==> flow/design.v <==
module macRam8_32_based (
  clk,
  rst_n,
  clr,     
  sin,     
  A,       
  B,       
  read,    
  rAddr,   
  rData    
  );
input clk;
input rst_n;
input clr;
input [7:0] A,B; 
wire [31:0] C;
reg [31:0] M;
input sin;   
input read;
input [5-1:0] rAddr;
output reg [31:0] rData;
(* ramstyle = "M9K" *) reg [31:0] ram[2**5-1:0];
reg [5-1:0] addr;
reg		[1:0]state;
parameter Swait = 0, Smac = 1, Sclr = 2, Sread = 3;
integer i;
initial
begin
	for(i=0;i<2**5;i=i+1)
		ram[i] <= 8'd0;
end
always @ (posedge clk) rData <= C;
always @ ( posedge clk or negedge rst_n )
if( !rst_n )
  state <= Swait;
else
  case (state)
   Swait: if(sin) state <= Smac;
          else 
            if(clr) state <= Sclr;
            else
              if (read) state <= Sread;
              else    state <= Swait;
   Smac:  if(addr + 5'd1 == 5'd0) state <= Swait;
          else state <= Smac;
   Sclr:  if(addr + 5'd1 == 5'd0) state <= Swait;
          else state <= Sclr;
   Sread: if (read) state <= Sread;
              else    state <= Swait;
   endcase
always @ ( posedge clk)
  if(state == Smac || state == Sclr)
      ram[addr] <= M;
assign C = ram[addr];	 
always @ ( posedge clk or negedge rst_n )
if( !rst_n )
  addr <= 5'd0;
else
  case (state)
   Swait: addr <= 5'd0;
   Smac: addr <= addr + 5'd1;
   Sclr : addr <= addr + 5'd1;
   Sread : addr <= rAddr;
  endcase
always @ (state or A or B or C)
	begin
			case (state)
			  Swait:  M <= A*B+C;
        Smac:   M <= A*B+C;
        Sclr :  M <= 31'd0;
        Sread:  M <= A*B+C;
			endcase
	end
endmodule
# Reports on macRam8_32_based
# What the tools print for macRam8_32_based, step after step.
# Lines are those of the file above, counted from 1.
# Operators: Yosys type, input widths -> output width; for muxes data width and select width s.
# Library cell names are shortened.
# A cell with n/a has no value.
[design]
top = "macRam8_32_based"
clock_port = "clk"
library = "sky130hd"
pvt_corner = "tt_025C_1v80"

# Word-level counts
# Source: Yosys, flattened and elaborated, memories not mapped. Widths are those after wreduce; folded enables and synchronous resets count as part of the registers. Registers that Yosys merges into a memory's read port (data or address) are not register bits. Print and check cells do not count. Equal cells are merged and count once.
# Memory sizes are those after Yosys's memory passes, which may raise the word count (mostly to a power of two), join words into wider ones and drop unused or constant bits.
[bits]
output_inout_bits = 32
memories = 1
ram_bits = 1024
elab_cells = 26
regBits = 39
[classes]
mux = 11
addsub = 2
eq_ne = 3
multipliers = 1
reduce_logical = 5
[memory_table]
columns = ["name", "size", "word_bits", "rd", "write_ports", "line_no", "text"]
rows = [
  ["ram", 32, 32, 1, 1, 22, "(* ramstyle = \"M9K\" *) reg [31:0] ram[2**5-1:0];"],
]
[op_table]
columns = ["op", "n"]
rows = [
  ["$mul 8x8->16", 1],
  ["$pmux 32 s2", 1],
  ["$add 16x32->32", 1],
  ["$mux 32", 1],
  ["$pmux 5 s3", 1],
  ["$pmux 2 s4", 1],
  ["$mux 2", 4],
  ["$add 5x1->5 const B", 1],
  ["$logic_not 5->1", 1],
  ["$mux 5", 1],
  ["$eq 2x2->1 const B", 2],
  ["$reduce_or 3->1", 1],
  ["$eq 2x1->1 const B", 1],
  ["$logic_not 2->1", 1],
  ["$reduce_or 2->1", 1],
  ["$mux 1", 2],
  ["$logic_or 1x1->1", 1],
]

# Logic depth
# Depth = most cells in a row (Yosys ltp): at word level without a register or memory, in the mapped netlist without a sequential cell, where the memories' decode and read muxes count.
[logic_depth]
depth_word = 4
ABC_AREA = 0
ltp_mapped = 28

# Synthesis result
# The flow's flattened synthesis, as Yosys stat reports it; memories are mapped. The netlist is that of the ABC_AREA named above (0 if unset); the other value can give another one.
# The area totals of this step are shown rounded.
[synth_totals]
mapped_cells = 2247
ff_cells = 1065
seqArea_um2 = 32000
synth_area_um2 = 43000
[by_type]
columns = ["cell_type", "n"]
rows = [
  ["edfxtp_1", 1024],
  ["mux4_2", 160],
  ["mux2i_1", 194],
  ["fa_1", 50],
  ["dfxtp_1", 32],
  ["o22ai_1", 97],
  ["ha_1", 46],
  ["a22oi_1", 49],
  ["inv_1", 94],
  ["and2_1", 48],
  ["a22o_1", 30],
  ["buf_2", 52],
  ["nor2_1", 66],
  ["dfrtp_1", 8],
  ["nor4_1", 31],
  ["nand2_1", 51],
  ["buf_6", 11],
  ["xnor2_1", 14],
]
# Other cell types: 42; their cells: 190.

# Worst setup path after synthesis
# Source: OpenSTA report_checks on the synthesized netlist (no wires, ideal clock, input and output delay 20% of the period each), path of least setup slack; recovery checks are left aside. Register names are those of the netlist, which keeps one name where synthesis merged equal registers.
[synth_timing]
kind = "in2reg"
from = "in B[2]"
to = "mem ram[0][26]"
path_delay_ps = 5683
driving_pins = 16
tclk_ps = 12500
required_ps = 12055
setup_slack_ps = 4317
t_arrival_ps = 7738
input_delay_ps = 2500
synth_period_reached_ps = 8183
# "path_delay_ps" is the arrival time less input delay plus setup time.
# "driving_pins" counts driving pins, that of a launching flip-flop among them; a cell with two outputs on the path counts twice.
# "synth_period_reached_ps" is the clock period less the worst setup slack; recovery checks do not enter. This is arithmetic on one report: input and output delays are still those of the set period (20% each).
# Between the ends stands the longest chain of elaborated cells between them, by number of cells; it is not shown to be the way that was timed. Of several equally long chains one is given.
# Each line given opens the expression or statement behind the cell; cells for indexed reads and writes are added by Yosys, which also makes memories of some case tables.
[synth_between]
path_cell_list = "and2_1 > fa_1 > fa_1 > fa_1 > inv_1 > fa_1 > inv_1 > ha_1 > a21oi_1 > nand2_1 > o221ai_1 > o21ai_0 > o41ai_2 > nor3_4 > and4_1 > nor3_1"
elab_chain_cells = 4
[synth_rtl]
columns = ["item", "line_no", "text"]
rows = [
  ["start, declared", 15, "input [7:0] A,B;"],
  ["$mul 8x8->16", 71, "Sread:  M <= A*B+C;"],
  ["$add 16x32->32", 71, ""],
  ["$pmux 32 s2", 67, "case (state)"],
  ["$mux 32", 52, "if(state == Smac || state == Sclr)"],
  ["end, declared", 22, "(* ramstyle = \"M9K\" *) reg [31:0] ram[2**5-1:0];"],
]

# Worst path after layout
# From the final timing report of run A: the path of least setup slack in the routed layout; clock arrival at registers is part of the times.
# The path's times are printed in steps of 10 ps; the period is the one set.
[layout_timing]
kind = "reg2reg"
from = "reg addr[0]"
to = "mem ram[23][24]"
required_ps = 14010
tclk_ps = 13500
driving_pins = 23
t_arrival_ps = 9330
setup_slack_ps = 4680
# Between the ends stands the longest chain of elaborated cells between them, by number of cells; it is not shown to be the way that was timed. Of several equally long chains one is given.
# A memory read counts as a cell of the chain, while the word-level depth stops at memories.
# A register here has more assigning lines than the two given.
# The path ends at the data pin of a flip-flop with enable; ways to the enable are not counted.
[layout_between]
path_cell_list = "dfrtp_4 > buf_12 > mux4_2 > a22o_1 > nor4_1 > fa_1 > inv_1 > fa_1 > inv_1 > fa_1 > fa_1 > inv_1 > ha_1 > nand3_1 > o211ai_1 > o221ai_1 > o21ai_0 > o41ai_2 > buf_4 > nor3_4 > xnor2_1 > nor2_1 > buf_4"
elab_chain_cells = 4
[layout_rtl]
columns = ["item", "line_no", "text"]
rows = [
  ["start, declared", 23, "reg [5-1:0] addr;"],
  ["start, assigned", 61, "Smac: addr <= addr + 5'd1;"],
  ["start, assigned", 62, "Sclr : addr <= addr + 5'd1;"],
  ["$mem_v2 32x32", 22, "(* ramstyle = \"M9K\" *) reg [31:0] ram[2**5-1:0];"],
  ["$add 16x32->32", 71, "Sread:  M <= A*B+C;"],
  ["$pmux 32 s2", 67, "case (state)"],
  ["$mux 32", 52, "if(state == Smac || state == Sclr)"],
  ["end, declared", 22, ""],
]
# Some nets on the timed path still bear RTL names; the line given drives or declares the net.
[layout_nets]
columns = ["signal", "line_no"]
rows = [
  ["M[24]", 67],
]

Hand-over note for macRam8_32_based

Below are 2 stored runs of the flow (Yosys, OpenROAD; platform sky130hd) on macRam8_32_based, each with its settings and what was measured, unordered. Constraints: input delay and output delay 20% of the set period each, output load 0.01 pF.
"critical_path_time_ps" = time allowed to the worst setup path (clock period - input delay - output delay, where it has them) - its slack; a late launch clock adds to it, a late capture clock takes from it.
By "fin_power_mw" is meant OpenSTA's value without simulated activity: inputs other than the clock are taken to toggle once in ten clock periods, and the tool carries that through the logic.
"critical_path_time_ps" is known to 10 ps.
Values from the reports are rounded here.

# run A
==> flow/run.sh <==
#!/bin/bash
# the make line also repeats the synthesis and layout settings of config.mk as NAME=value (left out here)
make -C /OpenROAD-flow-scripts/flow DESIGN_CONFIG=/design/flow/config.mk WORK_HOME=/design/flow/orfs CLKGATE_MAP_FILE= finish
==> flow/config.mk <==
export PLATFORM = sky130hd
export DESIGN_NAME = macRam8_32_based
export DESIGN_NICKNAME = macRam8_32_based
export VERILOG_FILES = /design/flow/design.v
export SDC_FILE = /design/flow/constraint.sdc
export NUM_CORES = 4
export LEC_CHECK = 0
export CAP_MARGIN = 20
export CELL_PAD_IN_SITES_GLOBAL_PLACEMENT = 1
export CORE_ASPECT_RATIO = 0.67
export CORE_MARGIN = 2
export CORE_UTILIZATION = 68
export GPL_ROUTABILITY_DRIVEN = 1
export PLACE_DENSITY = 0.86
export SETUP_SLACK_MARGIN = 1.2
export SLEW_MARGIN = 20
export TNS_END_PERCENT = 20
==> flow/constraint.sdc <==
create_clock -name core_clock -period 13.5 [get_ports {clk}]
set_input_delay 2.7000 -clock core_clock [delete_from_list [all_inputs] [get_ports {clk}]]
set_output_delay 2.7000 -clock core_clock [all_outputs]
set_load 0.01 [all_outputs]

==> run A: results <==
ys_area_um2=43000
design_die_area_um2=65000
stdcell_area_um2=48000
setup_ws_ps=4700
fin_hold_ws_ps=530
fin_power_mw=12
critical_path_time_ps=8820
critical_path_kind="reg2reg"

# run B
==> flow/run.sh <==
#!/bin/bash
# the make line also repeats the synthesis and layout settings of config.mk as NAME=value (left out here)
make -C /OpenROAD-flow-scripts/flow DESIGN_CONFIG=/design/flow/config.mk WORK_HOME=/design/flow/orfs CLKGATE_MAP_FILE= finish
==> flow/config.mk <==
export PLATFORM = sky130hd
export DESIGN_NAME = macRam8_32_based
export DESIGN_NICKNAME = macRam8_32_based
export VERILOG_FILES = /design/flow/design.v
export SDC_FILE = /design/flow/constraint.sdc
export NUM_CORES = 4
export LEC_CHECK = 0
export CAP_MARGIN = 20
export CELL_PAD_IN_SITES_DETAIL_PLACEMENT = 2
export CORE_ASPECT_RATIO = 1.17
export CORE_MARGIN = 2
export CORE_UTILIZATION = 63
export GPL_TIMING_DRIVEN = 0
export MIN_ROUTING_LAYER = met2
export PLACE_DENSITY = 0.57
export SETUP_SLACK_MARGIN = 0.68
export SLEW_MARGIN = 25
export TNS_END_PERCENT = 95
==> flow/constraint.sdc <==
create_clock -name core_clock -period 11.1 [get_ports {clk}]
set_input_delay 2.2200 -clock core_clock [delete_from_list [all_inputs] [get_ports {clk}]]
set_output_delay 2.2200 -clock core_clock [all_outputs]
set_load 0.01 [all_outputs]

==> run B: results <==
outcome="incomplete, placement halted on DPL-0033"

End of note.
